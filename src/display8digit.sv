==> flow/design.v <==
`timescale 1ns / 1ps
`default_nettype none
module display8digit(
    input wire [31:0] val,
    input wire clk,
    output logic [7:0] segments,
    output logic [7:0] digitselect
    );
	logic [31:0] c = 0;					 
	logic [2:0] toptwo;
	logic [3:0] value4bit;
	always_ff @(posedge clk)
		c <= c + 1'b 1;
	assign toptwo[2:0] = c[19:17];		 
	assign digitselect[7:0] = ~ (  			 
					   toptwo == 3'b000 ? 8'b 00000001  
				     : toptwo == 3'b001 ? 8'b 00000010
				     : toptwo == 3'b010 ? 8'b 00000100
				     : toptwo == 3'b011 ? 8'b 00001000
				     : toptwo == 3'b100 ? 8'b 00010000  
                     : toptwo == 3'b101 ? 8'b 00100000
                     : toptwo == 3'b110 ? 8'b 01000000
                     : 8'b 10000000 );
	assign value4bit   =   (
				  toptwo == 3'b000 ? val[3:0]
				: toptwo == 3'b001 ? val[7:4]
				: toptwo == 3'b010 ? val[11:8]
				: toptwo == 3'b011 ? val[15:12] 
				: toptwo == 3'b100 ? val[19:16]
                : toptwo == 3'b101 ? val[23:20]
                : toptwo == 3'b110 ? val[27:24]
                : val[31:28]);
	hexto7seg myhexencoder(value4bit, segments);
endmodule
`timescale 1ns / 1ps
`default_nettype none
module hexto7seg(
   input wire [3:0] X,
   output logic [7:0] segments
);
   assign segments = ~(                                  
            X == 4'h0 ? 8'b11111100      
          : X == 4'h1 ? 8'b01100000
          : X == 4'h2 ? 8'b11011010
          : X == 4'h3 ? 8'b11110010
          : X == 4'h4 ? 8'b01100110
          : X == 4'h5 ? 8'b10110110
          : X == 4'h6 ? 8'b10111110
          : X == 4'h7 ? 8'b11100000
          : X == 4'h8 ? 8'b11111110
          : X == 4'h9 ? 8'b11110110
          : X == 4'ha ? 8'b11101110
          : X == 4'hb ? 8'b00111110
          : X == 4'hc ? 8'b10011100
          : X == 4'hd ? 8'b01111010
          : X == 4'he ? 8'b10011110
          : X == 4'hf ? 8'b10001110
          : 8'b00000001 );             
endmodule
# From RTL to reports: display8digit
# The steps from the RTL of display8digit to its reports follow in flow order.
# Line numbers count from 1 in the design file above.
# Library cell names are shortened.
# Not given: n/a
dict set report inputs {
  design {display8digit}
  clock_port {clk}
  cell_library {sky130hd}
  pvt_corner {tt_025C_1v80}
}

# After elaboration
# Counts by Yosys on the flattened word-level netlist (proc, flatten, opt, wreduce; memories kept). Register bits leave out memories and registers merged into their read ports (data or address); mux counts leave out enables and synchronous resets folded into registers. Print and check cells are left out. Cells with the same type and inputs are merged into one.
dict set report op_classes {
  addsub 1
  equal 21
  n_mux 30
  n_logic 2
  reduce_logical 2
}
# operator n
set op_table {}
lappend op_table {{2-to-1 mux 8 bit} 23}
lappend op_table {{adder 32 x 1 -> 32 bit with constant B} 1}
lappend op_table {{equality test 4 bit with constant B} 8}
lappend op_table {{2-to-1 mux 4 bit} 7}
lappend op_table {{equality test 4 x 3 -> 1 bit with constant B} 4}
lappend op_table {{NOT 8 bit} 2}
lappend op_table {{equality test 3 bit with constant B} 3}
lappend op_table {{equality test 4 x 2 -> 1 bit with constant B} 2}
lappend op_table {{equality test 3 x 2 -> 1 bit with constant B} 2}
lappend op_table {{equality test 4 x 1 -> 1 bit with constant B} 1}
lappend op_table {{zero test 4 bit} 1}
lappend op_table {{equality test 3 x 1 -> 1 bit with constant B} 1}
lappend op_table {{zero test 3 bit} 1}
dict set report word_totals {
  reg_bits 32
  in_bits 33
  out_inout_bits 16
  elab_cells 57
}

# Logic depth
# Yosys ltp: most cells in a row. Word level: on the elaborated netlist, between registers, memories and ports. Mapped: between sequential cells and ports; inverters and the memories' decode and read muxes count.
dict set report depth {
  ltp_word 26
  abc_area 0
  ltp_mapped 8
  mapped_depth_nobuf 6
}

# Synthesis result
# Yosys stat after the flow's synthesis: flattened, memories mapped to cells. It holds for the ABC_AREA given above (unset counts as 0); a run with the other value may have another netlist.
dict set report mapped {
  cells 150
  synth_area_um2 1268.7
  seqArea_um2 400.4
  flip_flops 20
  buf_cells 4
}
# cell n area_total_um2
set types {}
lappend types {dfxtp_1 20 400.384}
lappend types {mux2i_1 16 160.154}
lappend types {xnor2_1 16 140.134}
lappend types {nand2_1 30 112.608}
lappend types {nand3_1 10 50.048}
lappend types {nor2_1 9 33.782}
lappend types {and3_1 5 31.28}
lappend types {and4_1 3 26.275}
lappend types {xor2_1 3 26.275}
lappend types {a22oi_2 2 25.024}
lappend types {nand4_1 4 25.024}
lappend types {buf_12 1 20.019}
lappend types {nand2b_1 3 18.768}
lappend types {and2_1 2 12.512}
lappend types {ha_1 1 12.512}
lappend types {nand4_2 1 12.512}
lappend types {nor2_2 2 12.512}
lappend types {o211ai_2 1 12.512}
# Not listed: further types 17, cells in them 21.
# By module: a second synthesis without flattening, with its own total; a netlist apart from the flattened one above.
dict set report hier_totals {
  hier_cells 164
  area_unflattened_um2 1383.8
}
# Rows give one instance, submodules left out.
# module n_inst cells mod_area_um2 seq_area_um2
set modules {}
lappend modules {display8digit 1 128 1159.9 400.4}
lappend modules {hexto7seg 1 36 224.0 0.0}

# Timing after synthesis
# Source: OpenSTA report_checks on the synthesized netlist (no wires, ideal clock, input and output delay 20% of the period each), path of least setup slack; recovery checks are left aside. Register names are those of the netlist, which keeps one name where synthesis merged equal registers.
dict set report synth_path {
  kind {in2out}
  start {in val[7]}
  end {out segments[3]}
  period_ns 3.78
  in_delay_ns 0.756
  output_delay_ns 0.756
  launch_ns 0.756
  t_arrival_ns 1.703
  required_time_ns 3.024
  slack_ns 1.321
  path_delay_ns 0.947
  stages 6
  n_path_buf 0
  period_less_setup_slack_ns 2.459
}
# "path_delay_ns" = arrival - input delay + setup time.
# At an output port there is no setup time.
# "stages": output pins that drive a net of the path, with the launching flip-flop's if there is one; two outputs of one cell count as two.
# "period_less_setup_slack_ns" = period - worst setup slack (recovery checks aside). The figure is calculated, with input and output delays left at 20% of the set period.
# The rows between start and end are the longest chain of elaborated cells between them; the timing report does not say that the signal goes this way. Where chains are equally long, one stands for them.
# A line is the first line of the expression or statement that the cell stems from. Yosys adds cells for indexed reads and writes and turns some case tables into memories.
dict set report synth_via {
  cell_sequence {mux2i_1 nand2_1 and4_1 nor2_1 inv_1 o22ai_1}
  elab_chain_len 20
  cone_cells 35
  lines_between 19
  classes_between {eq/ne (15); mux (18); logic (1); reduce/logical (1)}
}
# element line
set synth_lines {}
lappend synth_lines {{from (decl)} 4} ;# input wire [31:0] val,
lappend synth_lines {{2-to-1 mux 4 bit} 26} ;# : toptwo == 3'b001 ? val[7:4]
lappend synth_lines {{2-to-1 mux 4 bit} 25} ;# toptwo == 3'b000 ? val[3:0]
lappend synth_lines {{equality test 4 bit} 57} ;# : X == 4'hf ? 8'b10001110
lappend synth_lines {{2-to-1 mux 8 bit} 57}
lappend synth_lines {{2-to-1 mux 8 bit} 56} ;# : X == 4'he ? 8'b10011110
lappend synth_lines {{2-to-1 mux 8 bit} 55} ;# : X == 4'hd ? 8'b01111010
lappend synth_lines {{2-to-1 mux 8 bit} 54} ;# : X == 4'hc ? 8'b10011100
lappend synth_lines {{(+6 left out)} n/a}
lappend synth_lines {{2-to-1 mux 8 bit} 47} ;# : X == 4'h5 ? 8'b10110110
lappend synth_lines {{2-to-1 mux 8 bit} 46} ;# : X == 4'h4 ? 8'b01100110
lappend synth_lines {{2-to-1 mux 8 bit} 45} ;# : X == 4'h3 ? 8'b11110010
lappend synth_lines {{2-to-1 mux 8 bit} 44} ;# : X == 4'h2 ? 8'b11011010
lappend synth_lines {{2-to-1 mux 8 bit} 43} ;# : X == 4'h1 ? 8'b01100000
lappend synth_lines {{2-to-1 mux 8 bit} 42} ;# X == 4'h0 ? 8'b11111100
lappend synth_lines {{NOT 8 bit} 41} ;# assign segments = ~(
lappend synth_lines {{to (decl)} 6} ;# output logic [7:0] segments,

# Worst path after layout
# From the final timing report of flow run A: the path of least setup slack in the routed layout; clock arrival at registers is part of the times.
dict set report layout_path {
  kind {in2out}
  start {in val[20]}
  end {out segments[7]}
  period_ns 2.73
  in_delay_ns 0.55
  output_delay_ns 0.55
  launch_ns 0.55
  t_arrival_ns 2.10
  required_time_ns 2.18
  slack_ns 0.08
  stages 8
  n_path_buf 3
}
# The rows between start and end are the longest chain of elaborated cells between them; the timing report does not say that the signal goes this way. Where chains are equally long, one stands for them.
dict set report layout_via {
  cell_sequence {clkdlybuf4s50_1 mux2i_1 a22oi_2 buf_4 nand3_4 or3_4 o211ai_2 buf_2}
  elab_chain_len 24
  cone_cells 39
  lines_between 23
  classes_between {eq/ne (15); mux (22); logic (1); reduce/logical (1)}
}
# element line
set layout_lines {}
lappend layout_lines {{from (decl)} 4} ;# input wire [31:0] val,
lappend layout_lines {{2-to-1 mux 4 bit} 30} ;# : toptwo == 3'b101 ? val[23:20]
lappend layout_lines {{2-to-1 mux 4 bit} 29} ;# : toptwo == 3'b100 ? val[19:16]
lappend layout_lines {{2-to-1 mux 4 bit} 28} ;# : toptwo == 3'b011 ? val[15:12]
lappend layout_lines {{2-to-1 mux 4 bit} 27} ;# : toptwo == 3'b010 ? val[11:8]
lappend layout_lines {{2-to-1 mux 4 bit} 26} ;# : toptwo == 3'b001 ? val[7:4]
lappend layout_lines {{2-to-1 mux 4 bit} 25} ;# toptwo == 3'b000 ? val[3:0]
lappend layout_lines {{equality test 4 bit} 57} ;# : X == 4'hf ? 8'b10001110
lappend layout_lines {{(+10 left out)} n/a}
lappend layout_lines {{2-to-1 mux 8 bit} 47} ;# : X == 4'h5 ? 8'b10110110
lappend layout_lines {{2-to-1 mux 8 bit} 46} ;# : X == 4'h4 ? 8'b01100110
lappend layout_lines {{2-to-1 mux 8 bit} 45} ;# : X == 4'h3 ? 8'b11110010
lappend layout_lines {{2-to-1 mux 8 bit} 44} ;# : X == 4'h2 ? 8'b11011010
lappend layout_lines {{2-to-1 mux 8 bit} 43} ;# : X == 4'h1 ? 8'b01100000
lappend layout_lines {{2-to-1 mux 8 bit} 42} ;# X == 4'h0 ? 8'b11111100
lappend layout_lines {{NOT 8 bit} 41} ;# assign segments = ~(
lappend layout_lines {{to (decl)} 6} ;# output logic [7:0] segments,

; Stored flow runs of display8digit (2 of them; Yosys, OpenROAD, sky130hd). They differ in their settings and are not a sequence. Constraints: input delay and output delay 20% of the set period each, output load 0.01 pF.
; By "timing.achieved_period_ns" is meant the clock period of the run minus its worst setup slack. This is arithmetic on one report: input and output delays are still those of the set period (20% each).
; "critical_path_time_ns" means the part of the period allowed to the worst setup path (the constraints hold back 20% at inputs and 20% at outputs) less its slack; where the path has registers, the arrival times of their clocks count too.
; "power_total_uw" rests on the timing tool's default activity at the inputs, not on a simulated workload.

[flow run A: settings]
period_ns = 2.73
CAP_MARGIN = 20
CORE_MARGIN = 2
CORE_UTILIZATION = 40
SLEW_MARGIN = 20
[flow run A: results]
critical_path_time_ns = 1.56
critical_path_kind = in2out
final_setup_tns_ns = 0.000
timing.achieved_period_ns = 2.651
final_hold_ws_ns = 0.440
dieArea_um2 = 3638.5
synth_chip_area_um2 = 1268.7
util_pct = 64.9
cell_area_final_um2 = 1964.4
power_total_uw = 579.6
ws_setup_ns = 0.079

[flow run B: settings]
period_ns = 3.48
CORE_UTILIZATION = 46
SETUP_SLACK_MARGIN = 0.68
PLACE_DENSITY_LB_ADDON = 0.29
CORE_ASPECT_RATIO = 1.54
CORE_MARGIN = 10
GPL_ROUTABILITY_DRIVEN = 1
CAP_MARGIN = 20
SLEW_MARGIN = 20
[flow run B: results]
final_hold_ws_ns = 0.430
synth_chip_area_um2 = 1268.7
timing.achieved_period_ns = 2.772
critical_path_time_ns = 1.38
critical_path_kind = in2out
power_total_uw = 409.2
cell_area_final_um2 = 2014.4
ws_setup_ns = 0.708
util_pct = 76.9
dieArea_um2 = 5307.8
final_setup_tns_ns = 0.000
